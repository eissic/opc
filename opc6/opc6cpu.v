==> flow/design.v <==
module opc6cpu(
    input[15:0] din,             
    input clk,                  
    input reset_b,              
    input[1:0] int_b,            
    input clken,                 
    output vpa,
    output vda,
    output vio,
    output[15:0] dout,           
    output[15:0] address,        
    output rnw);                 
    parameter MOV=5'h0,AND=5'h1,OR=5'h2,XOR=5'h3,ADD=5'h4,ADC=5'h5,STO=5'h6,LD=5'h7,ROR=5'h8,JSR=5'h9,SUB=5'hA,SBC=5'hB,INC=5'hC,LSR=5'hD,DEC=5'hE,ASR=5'hF;
    parameter HLT=5'h10,BSWP=5'h11,PPSR=5'h12,GPSR=5'h13,RTI=5'h14,NOT=5'h15,OUT=5'h16,IN=5'h17,PUSH=5'h18,POP=5'h19,CMP=5'h1A,CMPC=5'h1B;    
    parameter FET0=3'h0,FET1=3'h1,EAD=3'h2,RDM=3'h3,EXEC=3'h4,WRM=3'h5,INT=3'h6;     
    parameter EI=3,S=2,C=1,Z=0,IRLEN=12,IRLD=16,IRSTO=17,IRNPRED=18,IRWBK=19,INT_VECTOR0=16'h0002,INT_VECTOR1=16'h0004;
    parameter P0=15,P1=14,P2=13;     
    reg [15:0] OR_q;             
    reg [15:0] PC_q;             
    reg [15:0] PCI_q;            
    reg [15:0] result;           
    reg [19:0] IR_q;             
    reg [15:0] RF_q[15:0];       
    reg [2:0]  FSM_q;            
    reg [3:0]  swiid;            
    reg [3:0]  PSRI_q;           
    reg [7:0]  PSR_q ;           
    reg        zero,carry,sign,enable_int;       
    reg        reset_s0_b,reset_s1_b,pred_q;     
    wire [4:0]  op            = {IR_q[IRNPRED],IR_q[11:8]};          
    wire [4:0]  op_d          = { (din[15:13]==3'b001),din[11:8] };  
    wire        pred_d        = (din[15:13]==3'b001) || (din[P2] ^ (din[P1] ? (din[P0] ? sign : zero): (din[P0] ? carry : 1)));  
    wire        pred_din      = (din[15:13]==3'b001) || (din[P2] ^ (din[P1] ? (din[P0] ? PSR_q[S]:PSR_q[Z]):(din[P0] ? PSR_q[C]:1)));  
    wire [15:0] RF_w_p2       = (IR_q[7:4]==4'hF) ? PC_q: {16{(IR_q[7:4]!=4'h0)}} & RF_q[IR_q[7:4]];                           
    wire [15:0] RF_dout       = (IR_q[3:0]==4'hF) ? PC_q: {16{(IR_q[3:0]!=4'h0)}} & RF_q[IR_q[3:0]];                           
    wire [15:0] operand       = (IR_q[IRLEN]||IR_q[IRLD]||(op==INC)||(op==DEC)||(IR_q[IRWBK]))?OR_q:RF_w_p2;      
    assign rnw                = !(FSM_q==WRM);
    assign dout               = RF_w_p2;
    assign address            = (FSM_q==WRM||FSM_q==RDM)? ((op==POP)? RF_dout: OR_q)  : PC_q;
    assign vpa                = (FSM_q==FET0)||(FSM_q==FET1)||(FSM_q==EXEC);             
    assign vda                = ((FSM_q==RDM)||(FSM_q==WRM)) & !((op==IN)||(op==OUT));   
    assign vio                = ((FSM_q==RDM)||(FSM_q==WRM)) & ((op==IN)||(op==OUT));    
    always @( * ) begin
        case (op)
            AND,OR               :{carry,result} = {PSR_q[C],(IR_q[8])?(RF_dout & operand):(RF_dout | operand)};
            ADD,ADC,INC          :{carry,result} = RF_dout + operand + (IR_q[8] & PSR_q[C]);
            SUB,SBC,CMP,CMPC,DEC :{carry,result} = RF_dout + (operand ^ 16'hFFFF) + ((IR_q[8])?PSR_q[C]:1);
            XOR,GPSR             :{carry,result} = (IR_q[IRNPRED])?{PSR_q[C],8'b0,PSR_q}:{PSR_q[C],RF_dout ^ operand};
            NOT,BSWP             :{result,carry} = (IR_q[10])? {~operand,PSR_q[C]} : {operand[7:0],operand[15:8],PSR_q[C]};
            ROR,ASR,LSR          :{result,carry} = {(IR_q[10]==0)?PSR_q[C]:(IR_q[8]==1)?operand[15]:1'b0,operand};
            default              :{carry,result} = {PSR_q[C],operand} ;  
        endcase  
        {swiid,enable_int,sign,carry,zero} = (op==PPSR)?operand[7:0]:(IR_q[3:0]!=4'hF)?{PSR_q[7:3],result[15],carry,!(|result)}:PSR_q;
    end  
    always @(posedge clk)
        if (clken) begin
            {reset_s0_b,reset_s1_b,pred_q} <= {reset_b,reset_s0_b,(FSM_q==FET0)?pred_din:pred_d};
            if (!reset_s1_b)
                {PC_q,PCI_q,PSRI_q,PSR_q,FSM_q} <= 0;
            else begin
                case (FSM_q)
                    FET0   : FSM_q <= (din[IRLEN]) ? FET1 : (!pred_din) ? FET0 : ((din[11:8]==LD)||(din[11:8]==STO)||(op_d==PUSH)||(op_d==POP)) ? EAD : EXEC;
                    FET1   : FSM_q <= (!pred_q )? FET0: ((IR_q[3:0]!=0) || (IR_q[IRLD]) || IR_q[IRSTO])?EAD:EXEC;
                    EAD    : FSM_q <= (IR_q[IRLD]) ? RDM : (IR_q[IRSTO]) ? WRM : EXEC;
                    EXEC   : FSM_q <= ((!(&int_b) & PSR_q[EI])||((op==PPSR) && (|swiid)))?INT:((IR_q[3:0]==4'hF)||(op==JSR))?FET0:
                                      (din[IRLEN]) ? FET1 : ((din[11:8]==LD)||(din[11:8]==STO)||(op_d==POP)||(op_d==PUSH))?EAD:(pred_d)?EXEC:FET0;
                    WRM    : FSM_q <= (!(&int_b) & PSR_q[EI])?INT:FET0;
                    default: FSM_q <= (FSM_q==RDM)? EXEC : FET0;   
                endcase  
                OR_q <= ((FSM_q==FET0)||(FSM_q==EXEC))?({16{op_d==PUSH}}^({12'b0,(op_d==DEC)||(op_d==INC)?din[7:4]:{3'b0,(op_d==POP)}})):(FSM_q==EAD)?RF_w_p2+OR_q:din;
                if ( FSM_q == INT )
                    {PC_q,PCI_q,PSRI_q,PSR_q[EI]} <= {(!int_b[1])?INT_VECTOR1:INT_VECTOR0,PC_q,PSR_q[3:0],1'b0}; 
                else if ((FSM_q==FET0)||(FSM_q==FET1)) 
                    PC_q  <= PC_q + 1;
                else if ( FSM_q == EXEC) begin
                    PC_q <= (op==RTI)?PCI_q: ((IR_q[3:0]==4'hF)||(op==JSR))?result:(((!(&int_b)) && PSR_q[EI])||((op==PPSR)&&(|swiid)))?PC_q:PC_q + 1;
                    PSR_q <= (op==RTI)?{4'b0,PSRI_q}:{swiid,enable_int,sign,carry,zero};  
                end
                if (((FSM_q==EXEC) && !((op==CMP)||(op==CMPC))) || (((FSM_q==WRM)||(FSM_q==RDM)) && IR_q[IRWBK]))
                    RF_q[IR_q[3:0]] <= (op==JSR)? PC_q : result ;
                if ((FSM_q==FET0)||(FSM_q==EXEC))
                    IR_q <= {(op_d==PUSH)||(op_d==POP),(din[15:13]==3'b001),(din[11:8]==STO)||(op_d==PUSH),(din[11:8]==LD)||(op_d==POP),din};
                else if ((FSM_q==EAD && (IR_q[IRLD]||IR_q[IRSTO]))||(FSM_q==RDM))
                    IR_q[7:0] <= {IR_q[3:0],IR_q[7:4]};  
            end 
        end
endmodule
* Tool chain data of opc6cpu *
The steps from the RTL of opc6cpu to its reports follow in flow order.
Line numbers count from 1 in the design file above.
Cell names lack the library's common part.
The mark - stands for no value.

design
  design top = opc6cpu
  clock port = clk
  library = sky130hd
  corner = tt_025C_1v80

* Elaborated design *
Source: Yosys, flattened and elaborated, memories not mapped. Widths are those after wreduce. Print and check cells do not count. Equal cells are merged and count once.
Memory sizes are those after Yosys's memory passes, which may raise the word count (mostly to a power of two), join words into wider ones and drop unused or constant bits.

bit counts
  register bits = 86
  bits in writable memories = 256
  clocked read ports x word width = 32
  memory cells = 1
  input port bits = 21
  output and inout bits = 36
  elaborated cells = 213

cells by class
  add/sub/neg operators = 6
  equal/unequal tests = 47
  multiplexer cells = 72
  bitwise gates (word level) = 14
  reduce/logical cells = 60

memory list
  name  depth  bits a word  read ports  wr ports  line  RTL
  RF_q  16     16           2           1         23    reg [15:0] RF_q[15:0];

operators with widths
  kind                                                  number
  2-to-1 mux 16 bit                                     20
  parallel mux 16 bit (select 6 bit)                    1
  logical OR 1 x 32 -> 1 bit                            2
  equality test 5 bit (second input constant)           12
  2-to-1 mux 3 bit                                      18
  equality test 5 x 4 -> 1 bit (second input constant)  10
  bitwise AND 16 bit                                    3
  2-to-1 mux 4 bit                                      10
  adder 16 x 16 -> 17 bit                               2
  adder 17 x 1 -> 17 bit                                2
  2-to-1 mux 8 bit                                      4
  logical OR 1 bit                                      27
  2-to-1 mux 17 bit                                     1
  adder 16 x 1 -> 16 bit (second input constant)        1
  adder 16 bit                                          1
  bitwise OR 16 bit                                     1
  XOR 16 bit                                            1
  XOR 16 x 4 -> 16 bit                                  1
  inverter 16 bit                                       1
  OR reduction 16 bit                                   1
  2-to-1 mux 1 bit                                      16
  parallel mux 3 bit (select 5 bit)                     1
  equality test 5 x 2 -> 1 bit (second input constant)  2
  equality test 5 x 3 -> 1 bit (second input constant)  2
  equality test 3 bit (second input constant)           3
  AND reduction 2 bit                                   4
  OR reduction 2 bit                                    4
  != test 4 x 1 -> 1 bit (second input constant)        2

Not listed: further kinds 24, cells in them 46.

* Longest topological paths *
Yosys ltp: most cells in a row. Word level: on the elaborated netlist, between registers, memories and ports. Mapped: between sequential cells and ports; inverters and the memories' decode and read muxes count.

depth
  depth in word-level cells = 23
  ABC_AREA = 0
  gate-level depth with buffers = 24
  depth with buffers taken out = 20

* After synthesis *
Source: synth_stat.txt of the flow (Yosys; design flattened, memories mapped). It holds for the ABC_AREA given above (unset counts as 0); a run with the other value may have another netlist.
Totals and module areas in this step are rounded.

cells by type
  cell type  number  total area (sq um)
  edfxtp_1   336     1.01E+04
  mux4_2     123     2.77E+03
  ha_1       65      813.28
  mux2i_1    67      670.643
  nand2_1    162     608.083
  a21oi_1    114     570.547
  nor2_1     151     566.794
  o21ai_0    94      470.451
  clkbuf_1   96      360.346
  dfxtp_1    15      300.288
  a22oi_1    33      247.738
  inv_1      65      243.984
  nor2b_1    35      218.96
  and2_1     32      200.192
  nor3_1     39      195.187
  mux2_2     16      180.173
  nand3_1    36      180.173
  xnor2_1    20      175.168

Not listed: further types 78, cells in them 389.

mapped netlist
  standard cells after synthesis = 1888
  cell area after synthesis = 21900 sq um
  sequential part of the area = 10400 sq um
  flip-flop cells = 351
  buffer cells = 133

* Worst setup path after synthesis *
Path of least setup slack by OpenSTA after synthesis, without wires, with an ideal clock, recovery checks aside; 20% of the period is set as input and as output delay. Where synthesis merged equal registers, the netlist keeps one of their names.

timing post-synthesis
  path type = register to register
  start point = register (no name shown)
  end point = register pred_q
  clock period = 10.6 ns
  setup time = 0.259 ns
  time at the first pin = 0.000 ns
  arrival = 5.846 ns
  slack = 4.495 ns
  delay of the path = 6.105 ns
  stages on the path = 22
  path buffers = 2
  synthesis period reached = 6.105 ns

"delay of the path" = arrival - input delay + setup time.
"stages on the path" counts driving pins, that of a launching flip-flop among them; a cell with two outputs on the path counts twice.
"synthesis period reached" is the clock period less the worst setup slack; recovery checks do not enter. This is arithmetic on one report: input and output delays are still those of the set period (20% each).

between the ends, post-synthesis
  cell sequence = dfxtp_1 -> clkbuf_1 -> buf_1 -> mux4_2 -> mux4_2 -> nor2b_1 -> a21oi_1 -> fa_1 -> inv_1 -> fa_1 -> nor3b_1 -> o311ai_1 -> a21boi_0 -> o31a_1 -> o21ai_0 -> a32oi_1 -> nand2b_1 -> or4_4 -> nor3_4 -> nand2_1 -> a21oi_2 -> o21bai_1

RTL lines, path post-synthesis
  what           line  RTL
  end, declared  29    reg        reset_s0_b,reset_s1_b,pred_q;

Chain of elaborated cells between the ends: none given.

* Path in the finished layout *
From the final timing report of job 1: the path of least setup slack in the routed layout; clock arrival at registers is part of the times.

timing after layout
  path type = register to register
  start point = register (no name shown)
  end point = register FSM_q
  clock period = 7.12 ns
  setup time = 0.03 ns
  time at the first pin = 0.57 ns
  arrival = 6.01 ns
  slack = 1.72 ns
  stages on the path = 23
  path buffers = 3

Where an end lacks its bit number, it is one bit of the signal, or one of the new flip-flops if synthesis recoded a state register.
At most two assigning lines are given for a register; there are more.

between the ends, after layout
  cell sequence = dfxtp_4 -> buf_12 -> mux4_2 -> mux4_2 -> nor2b_4 -> a21oi_4 -> fa_2 -> inv_2 -> fa_2 -> nor3b_4 -> o311ai_4 -> a21oi_2 -> nor3_1 -> xnor2_1 -> a2bb2oi_1 -> a32oi_1 -> nand4b_1 -> nor3_4 -> buf_6 -> nand3b_1 -> a21oi_2 -> buf_4 -> o21a_1

RTL lines, path after layout
  what           line  RTL
  end, assigned  62    FET0   : FSM_q <= (din[IRLEN]) ? FET1 : (!pred_din) ? FET0 : ((din[11:8]==LD)||(din[11:8]==STO)||(op_d==PUSH)| ...
  end, assigned  63    FET1   : FSM_q <= (!pred_q )? FET0: ((IR_q[3:0]!=0) || (IR_q[IRLD]) || IR_q[IRSTO])?EAD:EXEC;
  end, declared  24    reg [2:0]  FSM_q;

Chain of elaborated cells between the ends: none given.

Memo
Re: implementation data of opc6cpu

Stored flow runs of opc6cpu (2 of them; Yosys, OpenROAD, sky130hd). They differ in their settings and are not a sequence. Constraints: input delay and output delay 20% of the set period each, output load 0.01 pF.
"reached clock period": clock period set for the run, less the worst setup slack. It is reckoned from that one timing run; input and output delays stay at 20% of the period that was set.
"time of the worst setup path" = time allowed to the worst setup path (clock period - input delay - output delay, where it has them) - its slack; a late launch clock adds to it, a late capture clock takes from it.
"total power after layout" rests on the timing tool's default activity at the inputs, not on a simulated workload.
The results are shown rounded.
Settings: n/a = not set for that run.

name                                      job 1                 job 2
period_ns                                 7.12                  3.73
CORE_UTILIZATION                          65                    52
SETUP_SLACK_MARGIN                        1.98                  0.01
PLACE_DENSITY_LB_ADDON                    0.11                  n/a
CORE_ASPECT_RATIO                         0.67                  n/a
CORE_MARGIN                               8                     2
TNS_END_PERCENT                           35                    55
CTS_CLUSTER_SIZE                          91                    n/a
CTS_CLUSTER_DIAMETER                      252                   n/a
CAP_MARGIN                                20                    15
SLEW_MARGIN                               20                    20
total power after layout (mW)             5.72                  14.9
final utilization (%)                     74.9                  73.2
overall die area (sq um)                  40000                 43900
lowest setup slack (ns)                   1.72                  -1.73
cell area after synthesis (sq um)         21900                 21900
summed negative setup slack (ns)          0.000                 -304
reached clock period (ns)                 5.402                 5.457
time of the worst setup path (ns)         5.40                  5.46
worst path kind                           register to register  register to register
worst hold slack after layout (ns)        0.482                 0.428
standard-cell area after routing (sq um)  25100                 30500
