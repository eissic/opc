==> flow/design.v <==
module opc7cpu(input[31:0] din,input clk,input reset_b,input[1:0] int_b,input clken,output vpa,output vda,output vio,output[31:0] dout,output[19:0] address,output rnw);
  parameter MOV=5'h0,MOVT=5'h1,XOR=5'h2,AND=5'h3,OR=5'h4,NOT=5'h5,CMP=5'h6,SUB=5'h7,ADD=5'h8,BPERM=5'h9,ROR=5'hA,LSR=5'hB,JSR=5'hC,ASR=5'hD,ROL=5'hE;
  parameter HLT=5'h10,RTI=5'h11,PPSR=5'h12,GPSR=5'h13,OUT=5'h18,IN=5'h19,STO=5'h1A,LD=5'h1B,LJSR=5'h1C,LMOV=5'h1D,LSTO=5'h1E,LLD=5'h1F;
  parameter FET=3'h0,EAD=3'h1,RDM=3'h2,EXEC=3'h3,WRM=3'h4,INT=3'h5,EI=3,S=2,C=1,Z=0,INT_VECTOR0=20'h2,INT_VECTOR1=20'h4;
  reg [19:0]  PC_q,PCI_q;(* RAM_STYLE="DISTRIBUTED" *)
  reg [31:0]  RF_q[14:0], RF_pipe_q, OR_q, result;
  reg [7:0]   PSR_q;
  reg [4:0]   IR_q;
  reg [3:0]   swiid,PSRI_q,dst_q,src_q;
  reg [2:0]   FSM_q, FSM_d;
  reg         zero,carry,sign,enable_int,reset_s0_b,reset_s1_b,subnotadd_q, rnw_q, vpa_q, vda_q, vio_q;
  wire        pred          = (OR_q[29] ^ (OR_q[30]?(OR_q[31]?PSR_q[S]:PSR_q[Z]):(OR_q[31]?PSR_q[C]:1)));
  wire [31:0] RF_sout       = {32{(|src_q)&&IR_q[4:2]!=3'b111}} & ((src_q==4'hF)? {12'b0,PC_q} : RF_q[src_q]);
  wire [7:0]  bytes0        = {8{~OR_q[2] }} & ((OR_q[1])?  ((OR_q[0]) ?RF_sout[31:24] :RF_sout[23:16]):(OR_q[0]) ? RF_sout[15:8]:RF_sout[7:0]);
  wire [7:0]  bytes1        = {8{~OR_q[6] }} & ((OR_q[5])?  ((OR_q[4]) ?RF_sout[31:24] :RF_sout[23:16]):(OR_q[4]) ? RF_sout[15:8]:RF_sout[7:0]);
  wire [7:0]  bytes2        = {8{~OR_q[10]}} & ((OR_q[9])?  ((OR_q[8]) ?RF_sout[31:24] :RF_sout[23:16]):(OR_q[8]) ? RF_sout[15:8]:RF_sout[7:0]);
  wire [7:0]  bytes3        = {8{~OR_q[14]}} & ((OR_q[13])? ((OR_q[12])?RF_sout[31:24] :RF_sout[23:16]):(OR_q[12])? RF_sout[15:8]:RF_sout[7:0]);    
  wire [31:0] din_sxt       = (IR_q[4:2]==3'h7)? {{12{OR_q[19]}},OR_q[19:0]} : {{16{OR_q[15]}}, OR_q[15:0]};
  assign {rnw,dout,address} = {rnw_q, RF_pipe_q, (vpa_q)? PC_q : OR_q[19:0]};
  assign {vpa,vda,vio}      = {vpa_q, vda_q, vio_q };  
  always @( * ) begin
    case (IR_q)
      AND,OR       :{carry,result} = {PSR_q[C],(IR_q==AND)?(RF_pipe_q & OR_q):(RF_pipe_q | OR_q)};
      MOVT,ROL     :{carry,result} = (IR_q==ROL)? {OR_q, PSR_q[C]} :{PSR_q[C], OR_q[15:0], RF_pipe_q[15:0]} ;
      ADD,SUB,CMP  :{carry,result} = RF_pipe_q + OR_q + subnotadd_q;  
      XOR,GPSR     :{carry,result} = (IR_q==GPSR)?{PSR_q[C],8'b0,PSR_q}:{PSR_q[C],RF_pipe_q ^ OR_q};
      NOT          :{result,carry} = {~OR_q,PSR_q[C]};      
      ROR,ASR,LSR  :{result,carry} = {(IR_q==ROR)?PSR_q[C]:(IR_q==ASR)?OR_q[31]:1'b0,OR_q};
      JSR,LJSR     :{result,carry} = { 12'b0, PC_q, PSR_q[C]};
      default      :{carry,result} = {PSR_q[C],OR_q} ;
    endcase  
    {swiid,enable_int,sign,carry,zero} = (IR_q==PPSR)?OR_q[7:0]:(dst_q!=4'hF)?{PSR_q[7:3],result[31],carry,!(|result)}:PSR_q;
    case (FSM_q)
      FET    : FSM_d = EAD;
      EAD    : FSM_d = (!pred) ? FET : (IR_q==LD||IR_q==LLD||IR_q==IN) ? RDM : (IR_q==STO||IR_q==LSTO||IR_q==OUT) ? WRM : EXEC;
      EXEC   : FSM_d = ((!(&int_b) & PSR_q[EI])||(IR_q==PPSR&&(|swiid)))?INT:(dst_q==4'hF||IR_q==JSR||IR_q==LJSR)?FET:EAD;
      WRM    : FSM_d = (!(&int_b) & PSR_q[EI])?INT:FET;
      default: FSM_d = (FSM_q==RDM)? EXEC : FET;
    endcase
  end  
  always @(posedge clk)
    if (clken) begin
      RF_pipe_q <= (dst_q==4'hF)? {12'b0,PC_q} : RF_q[dst_q] & {32{(|dst_q)}};
      OR_q  <= (FSM_q==EAD)? (IR_q==BPERM)?({bytes3,bytes2,bytes1,bytes0}):(RF_sout+din_sxt) ^ {32{IR_q==SUB||IR_q==CMP}} : din;
      {reset_s0_b,reset_s1_b, subnotadd_q} <= {reset_b,reset_s0_b, IR_q!=ADD};
      if (!reset_s1_b) begin
        {PC_q,PCI_q,PSRI_q,PSR_q,FSM_q,vda_q,vio_q} <= 0;
        {rnw_q, vpa_q} <= 2'b11;        
      end      
      else begin
        {FSM_q, rnw_q} <= {FSM_d, !(FSM_d==WRM) } ;
        {vpa_q, vda_q, vio_q} <= {(FSM_d==FET||FSM_d==EXEC),({2{FSM_d==RDM||FSM_d==WRM}}&{!(IR_q==IN||IR_q==OUT),IR_q==IN||IR_q==OUT})};        
        if ((FSM_q==FET)||(FSM_q==EXEC))
          {IR_q, dst_q, src_q} <= din[28:16] ;
        else if (FSM_q==EAD & IR_q==CMP )
          dst_q <= 4'b0;  
        if ( FSM_q == INT )
          {PC_q,PCI_q,PSRI_q,PSR_q[EI]} <= {(!int_b[1])?INT_VECTOR1:INT_VECTOR0,PC_q,PSR_q[3:0],1'b0};
        else if (FSM_q==FET)
          PC_q  <= PC_q + 1;
        else if ( FSM_q == EXEC) begin
          PC_q <= (IR_q==RTI)?PCI_q: (dst_q==4'hF) ? result[19:0] : (IR_q==JSR||IR_q==LJSR)? OR_q[19:0]:((!(&int_b)&&PSR_q[EI])||(IR_q==PPSR&&(|swiid)))?PC_q:PC_q + 1;
          PSR_q <= (IR_q==RTI)?{4'b0,PSRI_q}:{swiid,enable_int,sign,carry,zero};
          RF_q[dst_q] <= result;
        end
      end
    end
endmodule
* Tool chain data of opc7cpu
Tool output for the design above, in the order of the flow. Line numbers count from 1 in the design file above. Operators carry their Yosys type and port widths (W data, S select, Z words). Library cell names are shortened. A cell with -- has no value.
Set-up: design top opc7cpu, clock port clk, library sky130hd, corner tt_025C_1v80

* Word level
Yosys after proc, flatten, opt, wreduce and memory -nomap, before mapping. Print and check cells are not counted. Equal cells are merged and count once. Memory sizes are those after Yosys's memory passes, which may raise the word count (mostly to a power of two), join words into wider ones and drop unused or constant bits.
Bit counts: bits in registers 139, RAM bits 480, word width x clocked read ports 64, memories 1, cells after elaboration 216
Memory list:
- RF_q | depth 15, bits a word 32, rd ports 2, write ports 1, RTL line 6 | reg [31:0]  RF_q[14:0], RF_pipe_q, OR_q, result;
Cells by class: add/subtract/negate cells 4, equal/unequal tests 50, multiplexer cells 76, bitwise operators 20, reductions and logical operators 44
Operator list (count):
- $mux W32 | 10
- $pmux W32 S7 | 1
- $mux W20 | 10
- $mux W8 | 14
- $and A32 B32 Y32 | 3
- $mux W33 | 2
- $xor A32 B32 Y32 | 2
- $mux W4 | 13
- $eq A5 B5 Y1 const B | 10
- $eq A5 B4 Y1 const B | 7
- $add A32 B32 Y33 | 1
- $add A33 B1 Y33 | 1
- $add A32 B32 Y32 | 1
- $or A32 B32 Y32 | 1
- $not A32 Y32 | 1
- $reduce_or A32 Y1 | 1
- $and A8 B8 Y8 | 4
- $mux W3 | 10
- $add A20 B1 Y20 const B | 1
- $eq A5 B3 Y1 const B | 4
- $ne A5 B4 Y1 const B | 3
- $logic_or A1 B1 Y1 | 14
- $mux W1 | 13
- $eq A3 B2 Y1 const B | 4
- $eq A3 B3 Y1 const B | 4
- $ne A4 B1 Y1 const B | 3
- $reduce_or A4 Y1 | 3
- $pmux W3 S4 | 1
Other operator kinds: 27; their cells: 52.

* Logic depth
Longest topological path by Yosys (ltp), each cell counted once; first at word level (registers and memories cut), then after technology mapping (sequential cells cut; the memories' decode and read muxes count).
Depth: depth in word-level cells 18, ABC_AREA 0, depth in mapped cells 22, mapped depth without buffers 19

* Netlist
The flow's flattened synthesis, as Yosys stat reports it; memories are mapped. The netlist is that of the ABC_AREA named above (0 if unset); the other value can give another one.
Cells by type:
- edfxtp_1 | count 616, total area 1.85E+04 sq um
- mux4_2 | count 288, total area 6.49E+03 sq um
- ha_1 | count 96, total area 1.2E+03 sq um
- nand2_1 | count 260, total area 975.936 sq um
- a21oi_1 | count 161, total area 805.773 sq um
- o21ai_0 | count 155, total area 775.744 sq um
- mux2i_1 | count 69, total area 690.662 sq um
- nor2_1 | count 182, total area 683.155 sq um
- clkbuf_1 | count 155, total area 581.808 sq um
- xnor2_1 | count 61, total area 534.262 sq um
- inv_1 | count 101, total area 379.114 sq um
- a22oi_1 | count 45, total area 337.824 sq um
- o211ai_1 | count 41, total area 307.795 sq um
- dfxtp_1 | count 14, total area 280.269 sq um
- xor2_1 | count 32, total area 280.269 sq um
- a211oi_1 | count 37, total area 277.766 sq um
- and2_1 | count 43, total area 269.008 sq um
- a21o_1 | count 31, total area 232.723 sq um
Not listed: further types 69, cells in them 496.
Synthesis totals: cells in the netlist 2883, synthesis area 37198.2 sq um, sequential area 18778.0 sq um, mapped flip-flops 630

* Path before layout
Path of least setup slack by OpenSTA after synthesis, without wires, with an ideal clock, recovery checks aside; 20% of the period is set as input and as output delay. Where synthesis merged equal registers, the netlist keeps one of their names.
Timing post-synthesis: path type register -> register, start point register (no name shown), end point register OR_q[31], clock period 6290 ps, arrival 4378 ps, setup slack 1641 ps, path delay 4648 ps, stages on the path 20, path buffers 3, synthesis period reached 4649 ps
"path delay" = arrival - input delay + setup time. "stages on the path": output pins that drive a net of the path, with the launching flip-flop's if there is one; two outputs of one cell count as two. "synthesis period reached" = period - worst setup slack (recovery checks aside). The figure is calculated, with input and output delays left at 20% of the set period.
On the way, post-synthesis: cell sequence dfxtp_1 clkbuf_1 clkbuf_1 clkbuf_1 mux4_2 mux4_2 nand2_1 a21oi_1 ha_1 or4_1 o21a_1 and3_1 a21o_1 a21oi_1 o31ai_1 a21oi_1 o311ai_0 xnor2_1 a22oi_1 a21oi_1
RTL lines, path post-synthesis:
- to (assign) | RTL line 44 | OR_q  <= (FSM_q==EAD)? (IR_q==BPERM)?({bytes3,bytes2,bytes1,bytes0}):(RF_sout+din_sxt) ^ {32{IR_q==SUB||IR_q== ...
- to (decl) | RTL line 6 | reg [31:0]  RF_q[14:0], RF_pipe_q, OR_q, result;
No chain of elaborated cells between the ends is given.

* Timing after layout
Path of least setup slack in the final report of run 1 (OpenROAD, finished layout, wires in). Where an end is a register, its clock arrival counts in the times. The path's times are printed in steps of 10 ps; the period is the one set.
Timing post-layout: path type register -> register, start point register (no name shown), end point register OR_q[31], clock period 5360 ps, arrival 4840 ps, setup slack 880 ps, stages on the path 19, path buffers 2
On the way, post-layout: cell sequence dfxtp_4 buf_6 buf_12 mux4_2 mux4_2 nand2_2 a21oi_4 ha_4 or4_4 o21a_1 and3_4 a21o_1 a21oi_4 o31ai_4 a21oi_2 o311ai_2 xnor2_1 a22oi_1 a21oi_1
RTL lines, path post-layout:
- to (assign) | RTL line 44 | OR_q  <= (FSM_q==EAD)? (IR_q==BPERM)?({bytes3,bytes2,bytes1,bytes0}):(RF_sout+din_sxt) ^ {32{IR_q==SUB||IR_q== ...
- to (decl) | RTL line 6 | reg [31:0]  RF_q[14:0], RF_pipe_q, OR_q, result;
No chain of elaborated cells between the ends is given.

FLOW RESULTS
============

Design opc7cpu on sky130hd. What follows are 2 stored runs of the flow, each under its own settings; their order means nothing. The constraints put input and output delay at 20% of the set period each and load the outputs with 0.01 pF.
"achieved clock period" means the clock period less the worst setup slack. The figure is calculated, with input and output delays left at 20% of the set period.
"power" is the tool's figure for a default switching activity; nothing was simulated.

* Run 1 | settings: period_ns 5.36; SETUP_SLACK_MARGIN 0.99; CAP_MARGIN 20; CORE_MARGIN 2; CORE_UTILIZATION 40; SLEW_MARGIN 20 | results: power 0.015912 W; achieved clock period 4483 ps; setup TNS 0 ps; chip area in the Yosys report 37198.2 sq um; worst setup slack after layout 877 ps; final worst hold slack 420 ps; post-route utilization 47.9%; overall die area 95450.1 sq um
* Run 2 | settings: period_ns 3.75; CORE_UTILIZATION 26; PLACE_DENSITY_LB_ADDON 0.05; CELL_PAD_IN_SITES_DETAIL_PLACEMENT 1; ABC_AREA 1; GPL_ROUTABILITY_DRIVEN 1; CTS_CLUSTER_DIAMETER 83; SLEW_MARGIN 15; MIN_ROUTING_LAYER met1; MAX_ROUTING_LAYER met4; CAP_MARGIN 20; CORE_MARGIN 2 | results: power 0.02629 W; achieved clock period 3835 ps; setup TNS -512 ps; chip area in the Yosys report 39561.7 sq um; worst setup slack after layout -85 ps; final worst hold slack 427 ps; post-route utilization 33.7%; overall die area 155295.0 sq um
